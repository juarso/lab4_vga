==> flow/design.v <==
module comparador_igual #(parameter n = 5) 
						(input wire [n-1:0] a,
						 input wire [n-1:0] b,
						 output reg iguales);
    always @* begin
      if (a==b) begin
        iguales = 1;
      end
      else begin
        iguales = 0;
      end
    end
endmodule
module contador_horizontal(input reloj, 
									input reset, 
									output [0:9] numero_pixel, 
									output cambio_linea);
	logic reset_interno;
	logic [0:9] maxColumnas;
	generate 
		contador_parametrizable #(10) contador(reloj, reset_interno, numero_pixel);
		comparador_igual #(10) comparador_igual(maxColumnas, numero_pixel, cambio_linea);
		assign maxColumnas = 10'd799;
		assign reset_interno = reset || cambio_linea;
	endgenerate
endmodule 
module contador_parametrizable #(parameter n = 5) 
						(input reloj,      
                  input reset,              
                  output reg [n-1:0] out);  
	reg     [n-1:0] contador = 0;
	always @ (posedge reloj) begin
		 if (reset)
			  contador <= 0;
		 else
			  contador <= contador + 1;
	end 
	assign out = contador;
endmodule
Step by step through the tools: contador_horizontal
What the tools print for contador_horizontal, step after step.
Lines are those of the file above, counted from 1.
Library cell names are shortened.
Not given: n/a
Set-up
  top: contador_horizontal
  clock: reloj
  standard-cell library: sky130hd
  library corner: tt_025C_1v80

After elaboration
Yosys after proc, flatten, opt, wreduce and memory -nomap, before mapping. Enables and synchronous resets that opt folds into registers are not counted as muxes. Memory bits, and registers merged into a memory's read port (data or address), are not among the register bits. Print and check cells are not counted. Equal cells are merged and count once.
Bit counts
  flip-flop bits (word level): 10
  word-level cells: 5
  input port bits: 2
Cells by class
  eq/ne operators: 1
  $add $sub $neg: 1
  multiplexer cells: 1
  reductions and logical operators: 1
Operators with widths (number)
  10-bit by 1-bit adder with 10-bit output with constant B: 1
  10-bit == test with constant A: 1
  1-bit logical OR: 1
  1-bit 2-to-1 mux: 1

Logic depth
Depth = most cells in a row (Yosys ltp): at word level without a register or memory, in the mapped netlist without a sequential cell, where the memories' decode and read muxes count.
Depth
  word-level depth: 3
  ABC_AREA: 0
  mapped depth: 4
  mapped depth without buffers: 4

Netlist
The flow's flattened synthesis, as Yosys stat reports it; memories are mapped. The netlist is that of the ABC_AREA named above (0 if unset); the other value can give another one.
Totals and module areas in this step are rounded.
Mapped netlist
  mapped flip-flops: 10
  cell count: 55
  chip area (Yosys): 500 um^2
Cell types
  dfxtp_1: number 10, total area 200.192 um^2
  o41ai_4: number 1, total area 27.526 um^2
  nor2_1: number 6, total area 22.522 um^2
  xor2_1: number 2, total area 17.517 um^2
  a21oi_1: number 3, total area 15.014 um^2
  nand3_1: number 3, total area 15.014 um^2
  o21ai_0: number 3, total area 15.014 um^2
  ha_1: number 1, total area 12.512 um^2
  nand4_1: number 2, total area 12.512 um^2
  or3_1: number 2, total area 12.512 um^2
  inv_1: number 3, total area 11.261 um^2
  nand2_1: number 3, total area 11.261 um^2
  or4_4: number 1, total area 11.261 um^2
  and4_2: number 1, total area 10.01 um^2
  nand3_2: number 1, total area 10.01 um^2
  nor4bb_1: number 1, total area 10.01 um^2
  a21oi_2: number 1, total area 8.758 um^2
  a32oi_1: number 1, total area 8.758 um^2
Not listed: further types 10, cells in them 10.
By module: a second synthesis without flattening, with its own total; a netlist apart from the flattened one above.
Second synthesis, totals
  cell total of the unflattened synthesis: 61
  area total of the unflattened synthesis: 538 um^2
Each row is one instance without its submodules.
By module
  contador_parametrizable (n=10): times used 1, sequential area 200 um^2, cells 45, area 412 um^2
  comparador_igual (n=10): times used 1, sequential area 0.0 um^2, cells 13, area 113 um^2
  contador_horizontal: times used 1, sequential area 0.0 um^2, cells 3, area 13.8 um^2

Path before layout
Path of least setup slack by OpenSTA after synthesis, without wires, with an ideal clock, recovery checks aside; 20% of the period is set as input and as output delay. Where synthesis merged equal registers, the netlist keeps one of their names.
Timing post-synthesis
  kind: register to output
  start: register contador.contador[0]
  end: output port cambio_linea
  slack: 74 ps
  clock period: 1570 ps
  driving pins on the path: 4
  delay of the path: 1182 ps
  arrival time: 1182 ps
  path buffers: 0
  required time: 1256 ps
  synthesis period reached: 1496 ps
"delay of the path" = arrival - input delay + setup time.
At an output port there is no setup time.
"driving pins on the path": output pins that drive a net of the path, with the launching flip-flop's if there is one; two outputs of one cell count as two.
"synthesis period reached" is the clock period less the worst setup slack; recovery checks do not enter. This is arithmetic on one report: input and output delays are still those of the set period (20% each).
Between the ends stands the longest chain of elaborated cells between them, by number of cells; it is not shown to be the way that was timed. Of several equally long chains one is given.
Each line given opens the expression or statement behind the cell; cells for indexed reads and writes are added by Yosys, which also makes memories of some case tables.
On the way, post-synthesis
  path through: dfxtp_1 -> ha_1 -> nand3_1 -> nor4_1
  cells in the longest elaborated chain: 2
  elaborated cells between the ends (all ways): 2
  RTL lines with such cells: 1
Ends and longest elaborated chain, post-synthesis
  start, declared: RTL line 31  | reg [n-1:0] contador = 0;
  start, assigned: RTL line 34  | contador <= 0;
  start, assigned: RTL line 36  | contador <= contador + 1;
  10-bit == test: RTL line 6  | if (a==b) begin
  1-bit 2-to-1 mux: RTL line 6
  end, declared: RTL line 17  | output cambio_linea);

Timing after layout
From the final timing report of job 1: the path of least setup slack in the routed layout; clock arrival at registers is part of the times.
The report prints the path's times to 10 ps; the period is as set.
Timing post-layout
  kind: register to output
  start: register contador.contador[0]
  end: output port cambio_linea
  required time: 2040 ps
  clock period: 2550 ps
  slack: 200 ps
  arrival time: 1840 ps
  path buffers: 1
  driving pins on the path: 5
Between the ends stands the longest chain of elaborated cells between them, by number of cells; it is not shown to be the way that was timed. Of several equally long chains one is given.
On the way, post-layout
  path through: dfxtp_1 -> ha_2 -> nand3_1 -> nor4_1 -> clkdlybuf4s50_1
  cells in the longest elaborated chain: 2
  elaborated cells between the ends (all ways): 2
  RTL lines with such cells: 1
Ends and longest elaborated chain, post-layout
  start, declared: RTL line 31  | reg [n-1:0] contador = 0;
  start, assigned: RTL line 34  | contador <= 0;
  start, assigned: RTL line 36  | contador <= contador + 1;
  10-bit == test: RTL line 6  | if (a==b) begin
  1-bit 2-to-1 mux: RTL line 6
  end, declared: RTL line 17  | output cambio_linea);

Memo
Re: implementation data of contador_horizontal

Settings and measured results of 2 stored flow runs for module contador_horizontal (sky130hd), not sorted in any way. The constraints put input and output delay at 20% of the set period each and load the outputs with 0.01 pF.
"clock period achieved" is the run's clock period less its worst setup slack. It is reckoned from that one timing run; input and output delays stay at 20% of the period that was set.
The results are shown rounded.

==> job 1: settings <==
{ "period_ns": 2.55, "CORE_UTILIZATION": 27, "SETUP_SLACK_MARGIN": 0.03, "PLACE_DENSITY": 0.91, "CORE_MARGIN": 2, "CELL_PAD_IN_SITES_DETAIL_PLACEMENT": 0, "TNS_END_PERCENT": 55, "CTS_CLUSTER_SIZE": 89, "CTS_CLUSTER_DIAMETER": 302, "CAP_MARGIN": 20, "SLEW_MARGIN": 20 }
==> job 1: results <==
standard-cell area of the final layout: 672 um^2
overall die area: 2210 um^2
clock period achieved: 2353 ps
post-route worst hold slack: 482 ps
synthesis area: 500 um^2
utilization: 0.389
setup slack of the worst path: 197 ps

==> job 2: settings <==
{ "period_ns": 1.18, "CAP_MARGIN": 20, "CORE_MARGIN": 2, "CORE_UTILIZATION": 40, "SLEW_MARGIN": 20 }
==> job 2: results <==
standard-cell area of the final layout: 863 um^2
overall die area: 1550 um^2
clock period achieved: 1463 ps
post-route worst hold slack: 596 ps
synthesis area: 500 um^2
utilization: 0.757
setup slack of the worst path: -283 ps
